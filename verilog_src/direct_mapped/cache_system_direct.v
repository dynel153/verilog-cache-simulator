==> flow/design.v <==
`timescale 1ns / 1ps
module cache_direct (
    input clk,                     
    input rst,                     
    input read,                    
    input [10:0] addr,             
    output reg [31:0] read_data,   
    output reg hit                 
);
    localparam BLOCKS = 16;        
    localparam TAG_WIDTH = 3;      
    reg [TAG_WIDTH-1:0] tag_array [0:BLOCKS-1];  
    reg valid_array [0:BLOCKS-1];                
    wire [3:0] index = addr[7:4];               
    wire [TAG_WIDTH-1:0] tag = addr[10:8];      
    integer i;
    always @(posedge clk) begin
        if (rst) begin
            for (i = 0; i < BLOCKS; i = i + 1) begin
                valid_array[i] <= 0;            
                tag_array[i] <= 0;              
            end
            hit <= 0;
            read_data <= 0;
        end else if (read) begin
            if (valid_array[index] && tag_array[index] == tag) begin
                hit <= 1'b1;
                read_data <= 32'h000003F3;      
            end else begin
                hit <= 1'b0;
                read_data <= 32'h000003F3;      
                tag_array[index] <= tag;        
                valid_array[index] <= 1'b1;     
            end
        end
    end
endmodule
`timescale 1ns / 1ps
module cache_directl2 (
    input clk,                     
    input rst,                     
    input read,                    
    input [10:0] addr,             
    output reg [31:0] read_data,   
    output reg hit                 
);
    localparam BLOCKS = 16;        
    localparam TAG_WIDTH = 2;      
    reg [TAG_WIDTH-1:0] tag_array [0:BLOCKS-1];   
    reg valid_array [0:BLOCKS-1];                
    wire [3:0] index = addr[8:5];                
    wire [TAG_WIDTH-1:0] tag = addr[10:9];       
    integer i;
    always @(posedge clk) begin
        if (rst) begin
            for (i = 0; i < BLOCKS; i = i + 1) begin
                valid_array[i] <= 0;
                tag_array[i] <= 0;
            end
            hit <= 0;
            read_data <= 0;
        end else if (read) begin
            if (valid_array[index] && tag_array[index] == tag) begin
                hit <= 1;
                read_data <= {21'b0, addr};      
            end else begin
                hit <= 0;
                tag_array[index] <= tag;         
                valid_array[index] <= 1;         
                read_data <= 32'h000003F3;       
            end
        end
    end
endmodule
`timescale 1ns/1ps
module cache_system_direct #(
    parameter ADDR_WIDTH = 11,               
    parameter DATA_WIDTH = 32                
)(
    input  wire                   clk,        
    input  wire                   rst,        
    input  wire                   read,       
    input  wire [ADDR_WIDTH-1:0] addr,        
    output reg  [DATA_WIDTH-1:0] read_data,   
    output reg                   l1_hit,      
    output reg                   l2_hit       
);
    wire [DATA_WIDTH-1:0] l1_data_out;        
    wire [DATA_WIDTH-1:0] l2_data_out;        
    wire l1_valid, l2_valid;                  
    cache_direct l1 (
        .clk(clk),
        .rst(rst),
        .read(read),
        .addr(addr),
        .read_data(l1_data_out),
        .hit(l1_valid)
    );
    cache_directl2 l2 (
        .clk(clk),
        .rst(rst),
        .read(read),
        .addr(addr),
        .read_data(l2_data_out),
        .hit(l2_valid)
    );
    always @(posedge clk or posedge rst) begin
        if (rst) begin
            l1_hit    <= 0;
            l2_hit    <= 0;
            read_data <= 0;
        end else if (read) begin
            if (l1_valid) begin
                l1_hit    <= 1;
                l2_hit    <= 0;
                read_data <= l1_data_out;
            end else if (l2_valid) begin
                l1_hit    <= 0;
                l2_hit    <= 1;
                read_data <= l2_data_out;
            end else begin
                l1_hit    <= 0;
                l2_hit    <= 0;
                read_data <= 32'hCAFEBABE;   
            end
        end
    end
endmodule
# From RTL to reports: cache_system_direct
# What the tools print for cache_system_direct, step after step.
# Lines are those of the file above, counted from 1.
# Cell names lack the library's common part.
# The mark -- stands for no value.
dict set report setup {
  top {cache_system_direct}
  clock {clk}
  library {sky130hd}
  corner {tt_025C_1v80}
}

# Word level
# Yosys after proc, flatten, opt, wreduce and memory -nomap, before mapping. Enables and synchronous resets that opt folds into registers are not counted as muxes. Memory bits, and registers merged into a memory's read port (data or address), are not among the register bits. Print and check cells are not counted. Equal cells are merged and count once.
# Yosys's memory passes give these memory sizes; they may raise the number of words (mostly to a power of two), join words into wider ones and drop unused or constant bits.
dict set report word_totals {
  ff_bits 69
  latchBits 0
  ram_bits 112
  mem_bits_ro 0
  memories 4
  input_bits 14
  output_inout_bits 34
  elab_cells 42
}
# name words width line_no
set memory_table {}
lappend memory_table {l1.tag_array 16 3 12} ;# reg [TAG_WIDTH-1:0] tag_array [0:BLOCKS-1];
lappend memory_table {l2.tag_array 16 2 49} ;# reg [TAG_WIDTH-1:0] tag_array [0:BLOCKS-1];
lappend memory_table {l1.valid_array 16 1 13} ;# reg valid_array [0:BLOCKS-1];
lappend memory_table {l2.valid_array 16 1 50} ;# reg valid_array [0:BLOCKS-1];
dict set report op_classes {
  n_addsub 0
  multipliers 0
  n_div 0
  n_cmp 0
  n_eq 2
  n_shift 0
  mux 27
  logic 0
  n_reduce_logical 2
}
# op count
set ops {}
lappend ops {{32-bit two-way mux} 2}
lappend ops {{4-bit two-way mux} 6}
lappend ops {{1-bit two-way mux} 12}
lappend ops {{11-bit two-way mux} 1}
lappend ops {{3-bit two-way mux} 3}
lappend ops {{2-bit two-way mux} 3}
lappend ops {{3-bit equality test} 1}
lappend ops {{1-bit logical AND} 2}
lappend ops {{2-bit equality test} 1}

# Depth
# Yosys ltp: most cells in a row. Word level: on the elaborated netlist, between registers, memories and ports. Mapped: between sequential cells and ports; inverters and the memories' decode and read muxes count.
dict set report logic_depth {
  depth_word 5
  ABC_AREA 0
  mapped_depth 11
  mapped_depth_nobuf 6
}

# Netlist
# The flow's flattened synthesis, as Yosys stat reports it; memories are mapped. The netlist is that of the ABC_AREA named above (0 if unset); the other value can give another one.
dict set report synth_totals {
  mapped_cells 610
  area_um2 6822.8
  seq_area_um2 3673.5
  ff_cells 140
  n_buf 78
}
# cell count area_total_um2
set types {}
lappend types {edfxtp_1 80 2.4E+03}
lappend types {dfxtp_1 46 920.883}
lappend types {mux4_2 22 495.475}
lappend types {nor3_1 81 405.389}
lappend types {dfrtp_1 14 350.336}
lappend types {o32ai_1 32 280.269}
lappend types {o31ai_1 32 240.23}
lappend types {inv_1 46 172.666}
lappend types {buf_4 21 157.651}
lappend types {nand2_1 41 153.898}
lappend types {clkbuf_1 34 127.622}
lappend types {buf_6 10 112.608}
lappend types {nor2_1 25 93.84}
lappend types {mux2_1 8 90.086}
lappend types {mux2i_1 6 60.058}
lappend types {o211ai_1 8 60.058}
lappend types {mux2_2 5 56.304}
lappend types {a311oi_1 6 52.55}
# Other cell types: 27; their cells: 93.
# The figures by module come from a second, unflattened synthesis with its own total; it is not the netlist above.
dict set report unflattened {
  cells_unflattened 934
  hier_area_um2 9409.0
}
# Rows give one instance, submodules left out.
# module instances cells mod_area_um2 seq_area_um2
set by_module {}
lappend by_module {cache_directl2 1 440 4057.6 1521.5}
lappend by_module {cache_direct 1 310 3505.9 1801.7}
lappend by_module {cache_system_direct 1 184 1845.5 850.8}

# Worst setup path after synthesis
# OpenSTA on the mapped netlist: ideal clock, no wires. The path of least setup slack (recovery checks aside). Input and output delay are each 20% of the period. Register names are those of the netlist, which keeps one name where synthesis merged equal registers.
dict set report synth_path {
  kind {input -> register}
  from {in addr[4]}
  to {mem l1.tag_array[0][0]}
  period_ps 5320
  in_delay_ps 1064
  setup_time_ps 276
  launch_ps 1064
  arrival_ps 3209
  required_ps 5044
  slack_ps 1835
  path_delay_ps 2421
  path_stages 9
  path_buffers 3
  period_less_setup_slack_ps 3485
}
# "path_delay_ps" = arrival - input delay + setup time.
# "path_stages": output pins that drive a net of the path, with the launching flip-flop's if there is one; two outputs of one cell count as two.
# "period_less_setup_slack_ps" = period - worst setup slack (recovery checks aside). The figure is calculated, with input and output delays left at 20% of the set period.
# Between the ends stands the longest chain of elaborated cells between them, by number of cells; it is not shown to be the way that was timed. Of several equally long chains one is given.
# Each line given opens the expression or statement behind the cell; cells for indexed reads and writes are added by Yosys, which also makes memories of some case tables.
# A memory read counts as a cell of the chain, while the word-level depth stops at memories.
# Only ways into the end's enable, where the timed path ends, are counted here.
dict set report synth_between {
  path_cell_list {buf_6 > buf_6 > mux4_2 > a22oi_1 > nand3_1 > xor2_1 > a2111oi_4 > buf_6 > o31ai_1}
  elab_chain_cells 6
  cells_between 10
  lines_between 5
  cone_classes {1 x eq/ne; 6 x mux; 1 x reduce/logical; 2 x memory}
}
# item line_no
set synth_rtl {}
lappend synth_rtl {{start: declaration} 83} ;# input  wire [ADDR_WIDTH-1:0] addr,
lappend synth_rtl {{memory 16 x 3 bit} 12} ;# reg [TAG_WIDTH-1:0] tag_array [0:BLOCKS-1];
lappend synth_rtl {{3-bit equality test} 26} ;# if (valid_array[index] && tag_array[index] == tag) begin
lappend synth_rtl {{1-bit logical AND} 26}
lappend synth_rtl {{4-bit two-way mux} 26}
lappend synth_rtl {{4-bit two-way mux} 25} ;# end else if (read) begin
lappend synth_rtl {{4-bit two-way mux} 18} ;# if (rst) begin
lappend synth_rtl {{end: declaration} 12}

# Timing after layout
# Path of least setup slack in the final report of flow run A (OpenROAD, finished layout, wires in). Where an end is a register, its clock arrival counts in the times.
# The path's times are printed in steps of 10 ps; the period is the one set.
dict set report layout_path {
  kind {register -> register}
  from {mem l1.tag_array[2][2]}
  to {mem l1.tag_array[8][0]}
  period_ps 2510
  setup_time_ps 230
  launch_ps 420
  arrival_ps 2870
  required_ps 2710
  slack_ps -160
  path_stages 10
  path_buffers 3
}
# Between the ends stands the longest chain of elaborated cells between them, by number of cells; it is not shown to be the way that was timed. Of several equally long chains one is given.
# A memory read counts as a cell of the chain, while the word-level depth stops at memories.
# Only ways into the end's enable, where the timed path ends, are counted here.
dict set report layout_between {
  path_cell_list {edfxtp_1 > mux4_2 > mux2i_1 > xnor2_1 > a211o_1 > a2111oi_4 > buf_6 > buf_12 > o31ai_1 > buf_4}
  elab_chain_cells 6
  cells_between 9
  lines_between 4
  cone_classes {1 x eq/ne; 6 x mux; 1 x reduce/logical; 1 x memory}
}
# item line_no
set layout_rtl {}
lappend layout_rtl {{start: declaration} 12} ;# reg [TAG_WIDTH-1:0] tag_array [0:BLOCKS-1];
lappend layout_rtl {{memory 16 x 3 bit} 12}
lappend layout_rtl {{3-bit equality test} 26} ;# if (valid_array[index] && tag_array[index] == tag) begin
lappend layout_rtl {{1-bit logical AND} 26}
lappend layout_rtl {{4-bit two-way mux} 26}
lappend layout_rtl {{4-bit two-way mux} 25} ;# end else if (read) begin
lappend layout_rtl {{4-bit two-way mux} 18} ;# if (rst) begin
lappend layout_rtl {{end: declaration} 12}

# 2 stored runs of cache_system_direct in the flow (synthesis by Yosys, layout by OpenROAD, sky130hd cells), in arbitrary order. Constraints: input delay and output delay 20% of the set period each, output load 0.01 pF.
# "clock_period_reached_ps": clock period set for the run, less the worst setup slack. It is reckoned from that one timing run; input and output delays stay at 20% of the period that was set.
# By "worstPathTime_ps" is meant the share of the clock period that the worst setup path is allowed (20% is reserved at inputs, 20% at outputs), minus its slack. Clock arrival times at its registers enter into it.
# By "power_total_uw" is meant OpenSTA's value without simulated activity: inputs other than the clock are taken to toggle once in ten clock periods, and the tool carries that through the logic.
# "worstPathTime_ps" is known to 10 ps.
run="flow run A" settings period_ns=2.51 CORE_UTILIZATION=44 CORE_MARGIN=5 CELL_PAD_IN_SITES_GLOBAL_PLACEMENT=0 TNS_END_PERCENT=5 GPL_TIMING_DRIVEN=1 CTS_CLUSTER_SIZE=99 SLEW_MARGIN=5 MIN_ROUTING_LAYER="met2" CAP_MARGIN=20
run="flow run A" results tns_setup_ps=-12615 worst_hold_slack_ps=457 finalUtil_pct=59.7 worstPathTime_ps=2670 worst_setup_path_type="register -> register" die_area_um2=18097.0 power_total_uw=5985 final_stdcell_area_um2=9075.0 clock_period_reached_ps=2668 worstSetupSlack_ps=-158 yosys.chip_area_um2=6822.8
run="flow run B" settings period_ns=5.68 CORE_UTILIZATION=42 SETUP_SLACK_MARGIN=1.13 PLACE_DENSITY_LB_ADDON=0.13 HOLD_SLACK_MARGIN=0.01 CELL_PAD_IN_SITES_GLOBAL_PLACEMENT=0 CELL_PAD_IN_SITES_DETAIL_PLACEMENT=2 GPL_ROUTABILITY_DRIVEN=0 CAP_MARGIN=5 MIN_ROUTING_LAYER="met1" MAX_ROUTING_LAYER="met5" CORE_MARGIN=2 SLEW_MARGIN=20
run="flow run B" results tns_setup_ps=0 worst_hold_slack_ps=459 finalUtil_pct=48.8 worstPathTime_ps=3230 worst_setup_path_type="input -> register" die_area_um2=17280.4 power_total_uw=2490 final_stdcell_area_um2=7746.2 clock_period_reached_ps=4362 worstSetupSlack_ps=1318 yosys.chip_area_um2=6822.8
